==> flow/design.v <==
`timescale 1ns / 1ps
module top(
    input clk,
    input rst,
    input wire [1:0] sel,
    input wire [1:0] coin,
    input wire cancel,
    output reg PA, PB, PC,
    output reg change
    );
    parameter S0 = 3'b000;       
    parameter S1 = 3'b001;       
    parameter S2 = 3'b010;       
    parameter S3 = 3'b011;       
    parameter S4 = 3'b100;       
    reg [2:0] state, nstate;
    always @(posedge clk) begin
        if(rst) begin 
            state = 0;
            nstate = 0;
            change = 0;
            PA = 0; PB = 0; PC = 0;
        end
        else 
            state = nstate;
        case(state)
            S0: begin
                if(coin == 2'b01)begin
                    nstate = S1;
                end
                else if(coin == 2'b10) begin
                    nstate = S3;
                end
            end
            S1: begin
                if(sel == 2'b00)begin
                    PA = 1; PB = 0; PC = 0;
                    nstate = S0;
                end
                else if(coin == 2'b10) begin
                    nstate = S2;
                end
                else if(coin == 2'b01) begin
                    nstate = S3;
                end
                else if(cancel == 1) begin
                    nstate = S0;
                    PA = 0; PB = 0; PC = 0;
                    change = 1'b1;
                end
            end
            S2: begin
                if(cancel == 1) begin
                    nstate = S0;
                    PA = 0; PB = 0; PC = 0;
                    change = 1'b1;
                end
                else if(coin == 2'b01) begin
                    nstate = S4; 
                end
            end
            S3: begin
                if(cancel == 1) begin
                    nstate = S0;
                    PA = 0; PB = 0; PC = 0;
                    change = 1'b1;
                end
                else if(sel == 2'b01) begin
                    PA = 0; PB = 1; PC = 0;
                    nstate = S0;
                end
                else if (sel == 2'b00) begin
                    PA = 1; PB = 0; PC = 0;
                    change = 1;
                    nstate = S0;
                end
                else if (coin == 2'b10) begin
                    nstate = S4;
                end
                else if(coin == 2'b01) begin
                    nstate = S2;
                end
            end
            S4: begin
                if(cancel == 1) begin
                    nstate = S0;
                    PA = 0; PB = 0; PC = 0;
                    change = 1'b1;
                end
                else if (sel == 2'b10) begin
                    PA = 0; PB = 0; PC = 1;
                end
            end
        endcase
    end
endmodule
* From RTL to reports: top
The steps from the RTL of top to its reports follow in flow order.
Lines are those of the file above, counted from 1.
The mark - stands for no value.
- Design top :: top
- Clock port :: clk
- Standard-cell library :: sky130hd
- Library corner :: tt_025C_1v80

* After elaboration
Counts by Yosys on the flattened word-level netlist (proc, flatten, opt, wreduce; memories kept). Register bits leave out memories and registers merged into their read ports (data or address); mux counts leave out enables and synchronous resets folded into registers. Print and check cells are left out. Cells with the same type and inputs are merged into one.
- Flip-flop bits (word level) :: 7
- Bits in latches :: 0
- Memory bits (writable) :: 0
- Bits in read-only memories :: 0
- Word width x clocked read ports :: 0
- Memories :: 0
- Bits of input ports :: 7
- Output and inout bits :: 4
- Cells after elaboration :: 73
- $add $sub $neg :: 0
- Multiply operators :: 0
- Divide/modulo/power cells :: 0
- Order comparisons :: 0
- Equal/unequal tests :: 8
- Shifts and indexed selects :: 0
- Multiplexer cells :: 57
- Bitwise gates (word level) :: 0
- Reductions and logical operators :: 3
** Operator list (number)
- 3-bit 2-to-1 mux :: 14
- 1-bit 2-to-1 mux :: 38
- 3-bit parallel mux with 5-bit select :: 1
- 1-bit parallel mux with 4-bit select :: 3
- 3-bit by 2-bit equality test with 1-bit output with constant B :: 2
- 2-bit by 1-bit equality test with 1-bit output with constant B :: 2
- 2-bit equality test with constant B :: 2
- 3-bit by 1-bit equality test with 1-bit output with constant B :: 1
- 3-bit equality test with constant B :: 1
- 3-bit zero test :: 1
- 1-bit parallel mux with 3-bit select :: 1
- 2-bit zero test :: 1
- 2-bit OR reduction :: 1

* Logic depth
Yosys ltp: most cells in a row. Word level: on the elaborated netlist, between registers, memories and ports. Mapped: between sequential cells and ports; inverters and the memories' decode and read muxes count.
- Depth after elaboration :: 7
- ABC_AREA :: 0
- Gate-level depth with buffers :: 6

* After synthesis
Yosys stat after the flow's synthesis: flattened, memories mapped to cells. It holds for the ABC_AREA given above (unset counts as 0); a run with the other value may have another netlist.
- Cells in the netlist :: 98
- Cell area after synthesis :: 0.000762 mm2
- Mapped flip-flops :: 10
- Buffers :: 5
** Cell types
- sky130_fd_sc_hd__dfxtp_1 :: number 10, total area 200.192 um2
- sky130_fd_sc_hd__ha_1 :: number 4, total area 50.048 um2
- sky130_fd_sc_hd__a21oi_1 :: number 8, total area 40.038 um2
- sky130_fd_sc_hd__nand2b_1 :: number 5, total area 31.28 um2
- sky130_fd_sc_hd__nor2_1 :: number 8, total area 30.029 um2
- sky130_fd_sc_hd__o211ai_1 :: number 4, total area 30.029 um2
- sky130_fd_sc_hd__o21ai_0 :: number 6, total area 30.029 um2
- sky130_fd_sc_hd__inv_1 :: number 7, total area 26.275 um2
- sky130_fd_sc_hd__or3b_1 :: number 3, total area 26.275 um2
- sky130_fd_sc_hd__nor2b_1 :: number 4, total area 25.024 um2
- sky130_fd_sc_hd__or3_1 :: number 4, total area 25.024 um2
- sky130_fd_sc_hd__o21a_1 :: number 3, total area 22.522 um2
- sky130_fd_sc_hd__buf_2 :: number 4, total area 20.019 um2
- sky130_fd_sc_hd__nor3_4 :: number 1, total area 16.266 um2
- sky130_fd_sc_hd__a211oi_1 :: number 2, total area 15.014 um2
- sky130_fd_sc_hd__a31oi_1 :: number 2, total area 12.512 um2
- sky130_fd_sc_hd__o22ai_1 :: number 2, total area 12.512 um2
- sky130_fd_sc_hd__a2111oi_1 :: number 1, total area 10.01 um2
Not listed: further types 18, cells in them 20.

* Timing after synthesis
Source: OpenSTA report_checks on the synthesized netlist (no wires, ideal clock, input and output delay 20% of the period each), path of least setup slack; recovery checks are left aside. Register names are those of the netlist, which keeps one name where synthesis merged equal registers.
- Path kind :: input to register
- Start point :: input port coin[1]
- End point :: register PC
- Clock period :: 2060 ps
- Arrival time :: 1574 ps
- Data required time :: 1916 ps
- Slack :: 342 ps
- Path delay :: 1306 ps
- Stages on the path :: 5
- Buffers on the path :: 0
- Period reached after synthesis :: 1718 ps
"path delay" is the arrival time less input delay plus setup time.
"stages on the path" counts driving pins, that of a launching flip-flop among them; a cell with two outputs on the path counts twice.
"period reached after synthesis" = period - worst setup slack (recovery checks aside). The figure is calculated, with input and output delays left at 20% of the set period.
The rows between start and end are the longest chain of elaborated cells between them; the timing report does not say that the signal goes this way. Where chains are equally long, one stands for them.
A line is the first line of the expression or statement that the cell stems from. Yosys adds cells for indexed reads and writes and turns some case tables into memories.
A register here has more assigning lines than the two given.
- Cell sequence :: sky130_fd_sc_hd__inv_1 > sky130_fd_sc_hd__ha_1 > sky130_fd_sc_hd__or3b_1 > sky130_fd_sc_hd__a2111oi_1 > sky130_fd_sc_hd__a211oi_1
- Length of the longest elaborated chain :: 5
- Elaborated cells between the ends (all ways) :: 6
** Ends and longest elaborated chain, after synthesis
- start, declared :: line 6 : input wire [1:0] coin,
- 2-bit by 1-bit equality test with 1-bit output :: line 43 : else if(coin == 2'b01) begin
- 1-bit 2-to-1 mux :: line 43
- 1-bit 2-to-1 mux :: line 40 : else if(coin == 2'b10) begin
- 1-bit 2-to-1 mux :: line 36 : if(sel == 2'b00)begin
- 1-bit parallel mux with 4-bit select :: line 26 : case(state)
- end, assigned :: line 22 : PA = 0; PB = 0; PC = 0;
- end, assigned :: line 37 : PA = 1; PB = 0; PC = 0;
- end, declared :: line 8 : output reg PA, PB, PC,

* Timing after layout
From the final timing report of run B: the path of least setup slack in the routed layout; clock arrival at registers is part of the times.
The report prints the path's times to 10 ps; the period is as set.
- Path kind :: input to register
- Start point :: input port coin[0]
- End point :: register PC
- Clock period :: 2020 ps
- Arrival time :: 2130 ps
- Data required time :: 2180 ps
- Slack :: 60 ps
- Stages on the path :: 7
- Buffers on the path :: 2
The rows between start and end are the longest chain of elaborated cells between them; the timing report does not say that the signal goes this way. Where chains are equally long, one stands for them.
A register here has more assigning lines than the two given.
- Cell sequence :: sky130_fd_sc_hd__clkdlybuf4s50_1 > sky130_fd_sc_hd__inv_1 > sky130_fd_sc_hd__ha_1 > sky130_fd_sc_hd__or3b_1 > sky130_fd_sc_hd__a2111oi_2 > sky130_fd_sc_hd__buf_4 > sky130_fd_sc_hd__a211oi_1
- Length of the longest elaborated chain :: 5
- Elaborated cells between the ends (all ways) :: 6
** Ends and longest elaborated chain, after layout
- start, declared :: line 6 : input wire [1:0] coin,
- 2-bit by 1-bit equality test with 1-bit output :: line 43 : else if(coin == 2'b01) begin
- 1-bit 2-to-1 mux :: line 43
- 1-bit 2-to-1 mux :: line 40 : else if(coin == 2'b10) begin
- 1-bit 2-to-1 mux :: line 36 : if(sel == 2'b00)begin
- 1-bit parallel mux with 4-bit select :: line 26 : case(state)
- end, assigned :: line 22 : PA = 0; PB = 0; PC = 0;
- end, assigned :: line 37 : PA = 1; PB = 0; PC = 0;
- end, declared :: line 8 : output reg PA, PB, PC,

==> runs of top <==
Below are 2 stored runs of the flow (Yosys, OpenROAD; platform sky130hd) on top, each with its settings and what was measured, unordered. Constraints: input delay and output delay 20% of the set period each, output load 0.01 pF.
"worst path time" is the time allowed to the run's worst setup path (the clock period less input and output delay, where it has them) less its slack. Clock arrival times count: a late capture clock shortens it, a late launch clock lengthens it.
"worst path time" is given in steps of 10 ps.

** Run A
- Settings :: period_ns=1.4; CORE_UTILIZATION=67; SETUP_SLACK_MARGIN=0.35; PLACE_DENSITY_LB_ADDON=0.1; CELL_PAD_IN_SITES_DETAIL_PLACEMENT=1; TNS_END_PERCENT=55; CTS_CLUSTER_SIZE=78; CTS_CLUSTER_DIAMETER=170; SLEW_MARGIN=20; CAP_MARGIN=20; CORE_MARGIN=2
- Outcome :: did not finish, placement stopped with DPL-0033

** Run B
- Settings :: period_ns=2.02; SETUP_SLACK_MARGIN=0.01; CAP_MARGIN=20; CORE_MARGIN=2; CORE_UTILIZATION=40; SLEW_MARGIN=20
- Worst hold slack after layout :: 489 ps
- Standard-cell area after layout :: 0.001041 mm2
- Worst slack on setup checks :: 55 ps
- Chip area after synthesis (Yosys) :: 0.000762 mm2
- Die footprint :: 0.0022701 mm2
- Utilization :: 59.0%
- Worst path time :: 1560 ps
- Worst path kind :: input to register
